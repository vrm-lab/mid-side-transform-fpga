==> flow/design.v <==
`timescale 1ns / 1ps
module mid_side_core (
    input  wire               clk,
    input  wire               ce,       
    input  wire               enable,   
    input  wire signed [15:0] L,
    input  wire signed [15:0] R,
    output wire signed [15:0] mid,
    output wire signed [15:0] side
);
    wire signed [23:0] L_ext = {{8{L[15]}}, L};
    wire signed [23:0] R_ext = {{8{R[15]}}, R};
    wire signed [23:0] sum_lr  = L_ext + R_ext;
    wire signed [23:0] diff_lr = L_ext - R_ext;
    wire signed [23:0] mid_24  = sum_lr  >>> 1;
    wire signed [23:0] side_24 = diff_lr >>> 1;
    wire signed [15:0] mid_calc  = mid_24[15:0];
    wire signed [15:0] side_calc = side_24[15:0];
    reg signed [15:0] mid_reg;
    reg signed [15:0] side_reg;
    always @(posedge clk) begin
        if (ce) begin
            if (enable) begin
                mid_reg  <= mid_calc;
                side_reg <= side_calc;
            end else begin
                mid_reg  <= L;
                side_reg <= R;
            end
        end
    end
    assign mid  = mid_reg;
    assign side = side_reg;
endmodule
`timescale 1ns / 1ps
module mid_side_inverse (
    input  wire               clk,
    input  wire               ce,       
    input  wire               enable,   
    input  wire signed [15:0] mid,
    input  wire signed [15:0] side,
    output wire signed [15:0] L,
    output wire signed [15:0] R
);
    wire signed [23:0] mid_ext  = {{8{mid[15]}},  mid};
    wire signed [23:0] side_ext = {{8{side[15]}}, side};
    wire signed [23:0] L_24 = mid_ext + side_ext;
    wire signed [23:0] R_24 = mid_ext - side_ext;
    localparam signed [23:0] MAX_16 = 24'sh007FFF;  
    localparam signed [23:0] MIN_16 = 24'shFF8000;  
    wire signed [15:0] L_sat;
    wire signed [15:0] R_sat;
    assign L_sat = (L_24 > MAX_16) ? 16'sh7FFF :
                   (L_24 < MIN_16) ? 16'sh8000 :
                   L_24[15:0];
    assign R_sat = (R_24 > MAX_16) ? 16'sh7FFF :
                   (R_24 < MIN_16) ? 16'sh8000 :
                   R_24[15:0];
    reg signed [15:0] L_reg;
    reg signed [15:0] R_reg;
    always @(posedge clk) begin
        if (ce) begin
            if (enable) begin
                L_reg <= L_sat;
                R_reg <= R_sat;
            end else begin
                L_reg <= mid;
                R_reg <= side;
            end
        end
    end
    assign L = L_reg;
    assign R = R_reg;
endmodule
`timescale 1ns / 1ps
module midside_axis_wrapper #
(
    parameter integer C_S_AXI_DATA_WIDTH = 32,
    parameter integer C_S_AXI_ADDR_WIDTH = 4,
    parameter integer C_AXIS_DATA_WIDTH  = 32
)
(
    input  wire aclk,
    input  wire aresetn,
    input  wire [C_S_AXI_ADDR_WIDTH-1:0]  s_axi_awaddr,
    input  wire [2:0]                     s_axi_awprot,
    input  wire                           s_axi_awvalid,
    output wire                           s_axi_awready,
    input  wire [C_S_AXI_DATA_WIDTH-1:0]  s_axi_wdata,
    input  wire [(C_S_AXI_DATA_WIDTH/8)-1:0] s_axi_wstrb,
    input  wire                           s_axi_wvalid,
    output wire                           s_axi_wready,
    output wire [1:0]                     s_axi_bresp,
    output wire                           s_axi_bvalid,
    input  wire                           s_axi_bready,
    input  wire [C_S_AXI_ADDR_WIDTH-1:0]  s_axi_araddr,
    input  wire [2:0]                     s_axi_arprot,
    input  wire                           s_axi_arvalid,
    output wire                           s_axi_arready,
    output wire [C_S_AXI_DATA_WIDTH-1:0]  s_axi_rdata,
    output wire [1:0]                     s_axi_rresp,
    output wire                           s_axi_rvalid,
    input  wire                           s_axi_rready,
    input  wire [C_AXIS_DATA_WIDTH-1:0] s_axis_tdata,
    input  wire                         s_axis_tvalid,
    output wire                         s_axis_tready,
    input  wire                         s_axis_tlast,
    output wire [C_AXIS_DATA_WIDTH-1:0] m_axis_tdata,
    output wire                         m_axis_tvalid,
    input  wire                         m_axis_tready,
    output wire                         m_axis_tlast
);
    reg [C_S_AXI_DATA_WIDTH-1:0] slv_reg0;
    reg [C_S_AXI_DATA_WIDTH-1:0] slv_reg1;  
    reg axi_awready, axi_wready;
    reg axi_bvalid;
    reg axi_arready;
    reg axi_rvalid;
    reg [C_S_AXI_DATA_WIDTH-1:0] axi_rdata;
    assign s_axi_awready = axi_awready;
    assign s_axi_wready  = axi_wready;
    assign s_axi_bresp   = 2'b00;
    assign s_axi_bvalid  = axi_bvalid;
    assign s_axi_arready = axi_arready;
    assign s_axi_rdata   = axi_rdata;
    assign s_axi_rresp   = 2'b00;
    assign s_axi_rvalid  = axi_rvalid;
    wire slv_reg_wren = axi_awready && s_axi_awvalid &&
                        axi_wready  && s_axi_wvalid;
    always @(posedge aclk) begin
        if (!aresetn) begin
            axi_awready <= 1'b0;
            axi_wready  <= 1'b0;
        end else begin
            axi_awready <= (~axi_awready && s_axi_awvalid && s_axi_wvalid);
            axi_wready  <= (~axi_wready  && s_axi_wvalid  && s_axi_awvalid);
        end
    end
    always @(posedge aclk) begin
        if (!aresetn) begin
            slv_reg0 <= 32'd0;
            slv_reg1 <= 32'd0;
        end else if (slv_reg_wren) begin
            case (s_axi_awaddr[C_S_AXI_ADDR_WIDTH-1:2])
                2'h0: slv_reg0 <= s_axi_wdata;
                2'h1: slv_reg1 <= s_axi_wdata;
                default: ;
            endcase
        end
    end
    always @(posedge aclk) begin
        if (!aresetn)
            axi_bvalid <= 1'b0;
        else if (slv_reg_wren && ~axi_bvalid)
            axi_bvalid <= 1'b1;
        else if (s_axi_bready)
            axi_bvalid <= 1'b0;
    end
    always @(posedge aclk) begin
        if (!aresetn) begin
            axi_arready <= 1'b0;
            axi_rvalid  <= 1'b0;
        end else begin
            axi_arready <= (~axi_arready && s_axi_arvalid);
            axi_rvalid  <= (axi_arready && s_axi_arvalid) ? 1'b1 :
                           (axi_rvalid  && s_axi_rready) ? 1'b0 : axi_rvalid;
        end
    end
    always @(posedge aclk) begin
        if (!aresetn)
            axi_rdata <= 32'd0;
        else if (axi_arready && s_axi_arvalid) begin
            case (s_axi_araddr[C_S_AXI_ADDR_WIDTH-1:2])
                2'h0: axi_rdata <= slv_reg0;
                2'h1: axi_rdata <= slv_reg1;
                default: axi_rdata <= 32'd0;
            endcase
        end
    end
    wire core_enable    = slv_reg0[0];
    wire inverse_enable = slv_reg0[1];
    wire signed [15:0] axis_L = s_axis_tdata[31:16];
    wire signed [15:0] axis_R = s_axis_tdata[15:0];
    reg [1:0] valid_pipe;
    reg [1:0] last_pipe;
    wire pipeline_ce = m_axis_tready || !valid_pipe[1];
    assign s_axis_tready = pipeline_ce;
    always @(posedge aclk) begin
        if (!aresetn) begin
            valid_pipe <= 2'b00;
            last_pipe  <= 2'b00;
        end else if (pipeline_ce) begin
            valid_pipe[0] <= s_axis_tvalid;
            last_pipe[0]  <= s_axis_tlast;
            valid_pipe[1] <= valid_pipe[0];
            last_pipe[1]  <= last_pipe[0];
        end
    end
    wire signed [15:0] mid_sig, side_sig;
    wire signed [15:0] out_L, out_R;
    mid_side_core u_ms_encode (
        .clk    (aclk),
        .ce     (pipeline_ce),
        .enable (core_enable),
        .L      (axis_L),
        .R      (axis_R),
        .mid    (mid_sig),
        .side   (side_sig)
    );
    mid_side_inverse u_ms_decode (
        .clk    (aclk),
        .ce     (pipeline_ce),
        .enable (inverse_enable),
        .mid    (mid_sig),
        .side   (side_sig),
        .L      (out_L),
        .R      (out_R)
    );
    assign m_axis_tdata  = {out_L, out_R};
    assign m_axis_tvalid = valid_pipe[1];
    assign m_axis_tlast  = last_pipe[1];
endmodule
-- Reports on midside_axis_wrapper
The steps from the RTL of midside_axis_wrapper to its reports follow in flow order.
Lines are those of the file above, counted from 1.
Operators carry their Yosys type and port widths (W data, S select, Z words).
Library cell names are shortened.
A cell with -- has no value.
- top: midside_axis_wrapper
- clock: aclk
- standard-cell library: sky130hd
- library corner: tt_025C_1v80

-- After elaboration
Counts by Yosys on the flattened word-level netlist (proc, flatten, opt, wreduce; memories kept). Register bits leave out memories and registers merged into their read ports (data or address). Print and check cells are left out. Cells with the same type and inputs are merged into one.
- noted elaborated cells: 62
- input bits at 92
- noted register bits: 169
- eq/ne operators: 2
- bitwise logic cells: 4
- mux-type cells: 13
- noted add/sub/neg operators: 4
- magnitude comparators at 4
- reductions and logical operators at 19
- operator list (kind ; count):
    $mux W16 ; 8
    $pmux W32 S2 ; 1
    $gt A24 B16 Y1 const B ; 2
    $lt A24 B16 Y1 const B ; 2
    $add A16 B16 Y17 ; 2
    $sub A16 B16 Y17 ; 2
    $logic_and A1 B1 Y1 ; 11
    $not A1 Y1 ; 4
    $eq A2 B1 Y1 const B ; 2
    $logic_not A2 Y1 ; 2
    $reduce_and A2 Y1 ; 2
    $reduce_bool A2 Y1 ; 2
    $mux W1 ; 4
    $logic_or A1 B1 Y1 ; 1
    $logic_not A1 Y1 ; 1

-- Depth
Longest topological path by Yosys (ltp), each cell counted once; first at word level (registers and memories cut), then after technology mapping (sequential cells cut; the memories' decode and read muxes count).
- word-level depth at 5
- ABC_AREA at 0
- noted gate-level depth with buffers: 13
- depth with buffers taken out at 11

-- Netlist
Yosys stat after the flow's synthesis: flattened, memories mapped to cells. It holds for the ABC_AREA given above (unset counts as 0); a run with the other value may have another netlist.
- cell count at 1184
- cell area after synthesis: 10395.0 um^2
- noted area of sequential cells: 4023.9 um^2
- flip-flops: 169
- cell types (type ; count ; total area (um^2)):
    dfxtp_1 ; 105 ; 2.1E+03
    edfxtp_1 ; 64 ; 1.92E+03
    ha_1 ; 63 ; 788.256
    nand2_1 ; 166 ; 623.098
    a21boi_0 ; 68 ; 510.49
    mux2_2 ; 34 ; 382.867
    xnor2_1 ; 36 ; 315.302
    a21oi_1 ; 60 ; 300.288
    nor2_1 ; 77 ; 289.027
    nor2b_1 ; 43 ; 269.008
    inv_1 ; 71 ; 266.506
    a22oi_1 ; 33 ; 247.738
    clkbuf_1 ; 65 ; 243.984
    o21ai_0 ; 40 ; 200.192
    nor3_1 ; 27 ; 135.13
    o22ai_1 ; 21 ; 131.376
    o21bai_1 ; 14 ; 105.101
    xor2_1 ; 12 ; 105.101
Other cell types: 55; their cells: 185.
The figures by module come from a second, unflattened synthesis with its own total; it is not the netlist above.
- noted cells (unflattened synthesis): 1142
- area (unflattened synthesis) at 10695.3 um^2
Rows give one instance, submodules left out.
- modules (module ; times used ; area (um^2) ; cells ; seq. area (um^2)):
    midside_axis_wrapper ; 1 ; 4266.6 ; 423 ; 2102.0
    mid_side_inverse ; 1 ; 3380.7 ; 386 ; 960.9
    mid_side_core ; 1 ; 3047.9 ; 333 ; 960.9

-- Timing after synthesis
OpenSTA on the mapped netlist: ideal clock, no wires. The path of least setup slack (recovery checks aside). Input and output delay are each 20% of the period. Register names are those of the netlist, which keeps one name where synthesis merged equal registers.
- path kind: input to output
- start point: input m_axis_tready
- end point: output s_axis_tready
- path slack at 0.920 ns
- path delay at 2.062 ns
- data required time at 3.976 ns
- noted data arrival time: 3.056 ns
- clock period: 4.97 ns
- noted output delay: 0.994 ns
- noted time at the first pin: 0.994 ns
- driving pins on the path: 2
- noted synthesis period reached: 4.05 ns
"path delay" is the arrival time less input delay plus setup time.
At an output port there is no setup time.
"driving pins on the path" counts driving pins, that of a launching flip-flop among them; a cell with two outputs on the path counts twice.
"synthesis period reached" is the clock period less the worst setup slack; recovery checks do not enter. This is arithmetic on one report: input and output delays are still those of the set period (20% each).
Between the ends stands the longest chain of elaborated cells between them, by number of cells; it is not shown to be the way that was timed. Of several equally long chains one is given.
Each line given opens the expression or statement behind the cell; cells for indexed reads and writes are added by Yosys, which also makes memories of some case tables.
- cell sequence: nand2b_1 > clkbuf_1
- noted length of the longest elaborated chain: 1
- ends and longest elaborated chain, post-synthesis (element ; RTL line ; RTL):
    from (decl) ; 110 ; input  wire                         m_axis_tready,
    $logic_or A1 B1 Y1 ; 186 ; wire pipeline_ce = m_axis_tready || !valid_pipe[1];
    to (decl) ; 106 ; output wire                         s_axis_tready,

-- Path in the finished layout
Path of least setup slack in the final report of run 1 (OpenROAD, finished layout, wires in). Where an end is a register, its clock arrival counts in the times.
- path kind: register to register
- start point: register u_ms_encode.side_reg[0]
- end point: register u_ms_decode.L_reg[0]
- noted library setup time: 0.24 ns
- noted data arrival time: 3.14 ns
- driving pins on the path: 12
- clock period: 2.55 ns
- path slack at -0.41 ns
- noted time at the first pin: 0.43 ns
- data required time at 2.74 ns
Between the ends stands the longest chain of elaborated cells between them, by number of cells; it is not shown to be the way that was timed. Of several equally long chains one is given.
- cell sequence: edfxtp_1 > ha_2 > inv_2 > fa_2 > o21bai_4 > a2111oi_4 > nor2_2 > a22oi_2 > nor2_1 > o41a_4 > maj3_2 > mux2_4
- noted length of the longest elaborated chain: 5
- ends and longest elaborated chain, post-layout (element ; RTL line ; RTL):
    from (decl) ; 20 ; reg signed [15:0] side_reg;
    from (assign) ; 25 ; side_reg <= side_calc;
    from (assign) ; 28 ; side_reg <= R;
    $add A16 B16 Y17 ; 47 ; wire signed [23:0] L_24 = mid_ext + side_ext;
    $lt A24 B16 Y1 ; 54 ; (L_24 < MIN_16) ? 16'sh8000 :
    $mux W16 ; 54 ;
    $mux W16 ; 53 ; assign L_sat = (L_24 > MAX_16) ? 16'sh7FFF :
    $mux W16 ; 63 ; if (enable) begin
    to (assign) ; 64 ; L_reg <= L_sat;
    to (assign) ; 67 ; L_reg <= mid;
    to (decl) ; 59 ; reg signed [15:0] L_reg;

Data sheet: physical implementation of midside_axis_wrapper

midside_axis_wrapper through Yosys and OpenROAD on sky130hd: 2 stored runs, unordered, with their settings and measured results. The constraints put input and output delay at 20% of the set period each and load the outputs with 0.01 pF.
"achieved period" = clock period - worst setup slack. The figure is calculated, with input and output delays left at 20% of the set period.
"worst path time" = time allowed to the worst setup path (clock period - input delay - output delay, where it has them) - its slack; a late launch clock adds to it, a late capture clock takes from it.
"power consumption": no workload was simulated; the value follows from the tool's default switching activity.

Run 1

==> flow/run.sh <==
#!/bin/bash
# the make line also repeats the synthesis and layout settings of config.mk as NAME=value (left out here)
make -C /OpenROAD-flow-scripts/flow DESIGN_CONFIG=/design/flow/config.mk WORK_HOME=/design/flow/orfs CLKGATE_MAP_FILE= finish
==> flow/config.mk <==
export PLATFORM = sky130hd
export DESIGN_NAME = midside_axis_wrapper
export DESIGN_NICKNAME = midside_axis_wrapper
export VERILOG_FILES = /design/flow/design.v
export SDC_FILE = /design/flow/constraint.sdc
export NUM_CORES = 4
export LEC_CHECK = 0
export CAP_MARGIN = 25
export CORE_ASPECT_RATIO = 1.09
export CORE_MARGIN = 2
export CORE_UTILIZATION = 41
export CTS_CLUSTER_DIAMETER = 288
export MIN_ROUTING_LAYER = met1
export PLACE_DENSITY_LB_ADDON = 0.16
export SLEW_MARGIN = 10
export TNS_END_PERCENT = 35
==> flow/constraint.sdc <==
create_clock -name core_clock -period 2.55 [get_ports {aclk}]
set_input_delay 0.5100 -clock core_clock [delete_from_list [all_inputs] [get_ports {aclk}]]
set_output_delay 0.5100 -clock core_clock [all_outputs]
set_load 0.01 [all_outputs]

Measured in run 1:
- achieved period: 2.958 ns
- power consumption at 8.172 mW
- area of the synthesized netlist at 10,395.0 um^2
- utilization: 62.0 %
- noted the setup total negative slack: -9.115 ns
- full die area: 26,644.3 um^2
- noted the worst setup slack after layout: -0.408 ns
- noted the smallest hold slack: 0.443 ns
- worst path time at 2.96 ns
- worst setup path kind: register to register
- standard-cell area after layout: 15,351.0 um^2

Run 2

==> flow/run.sh <==
#!/bin/bash
# the make line also repeats the synthesis and layout settings of config.mk as NAME=value (left out here)
make -C /OpenROAD-flow-scripts/flow DESIGN_CONFIG=/design/flow/config.mk WORK_HOME=/design/flow/orfs CLKGATE_MAP_FILE= finish
==> flow/config.mk <==
export PLATFORM = sky130hd
export DESIGN_NAME = midside_axis_wrapper
export DESIGN_NICKNAME = midside_axis_wrapper
export VERILOG_FILES = /design/flow/design.v
export SDC_FILE = /design/flow/constraint.sdc
export NUM_CORES = 4
export LEC_CHECK = 0
export ABC_AREA = 1
export CAP_MARGIN = 20
export CELL_PAD_IN_SITES_DETAIL_PLACEMENT = 2
export CELL_PAD_IN_SITES_GLOBAL_PLACEMENT = 2
export CORE_MARGIN = 2
export CORE_UTILIZATION = 17
export GPL_TIMING_DRIVEN = 1
export MIN_ROUTING_LAYER = met2
export PLACE_DENSITY_LB_ADDON = 0.09
export SLEW_MARGIN = 15
==> flow/constraint.sdc <==
create_clock -name core_clock -period 3.49 [get_ports {aclk}]
set_input_delay 0.6980 -clock core_clock [delete_from_list [all_inputs] [get_ports {aclk}]]
set_output_delay 0.6980 -clock core_clock [all_outputs]
set_load 0.01 [all_outputs]

Measured in run 2:
- utilization: 22.2 %
- noted the setup total negative slack: 0.000 ns
- noted the worst setup slack after layout: 0.261 ns
- worst path time at 3.23 ns
- worst setup path kind: register to register
- standard-cell area after layout: 13,754.4 um^2
- power consumption at 5.740 mW
- area of the synthesized netlist at 10,641.5 um^2
- noted the smallest hold slack: 0.450 ns
- achieved period: 3.229 ns
- full die area: 64,615.1 um^2
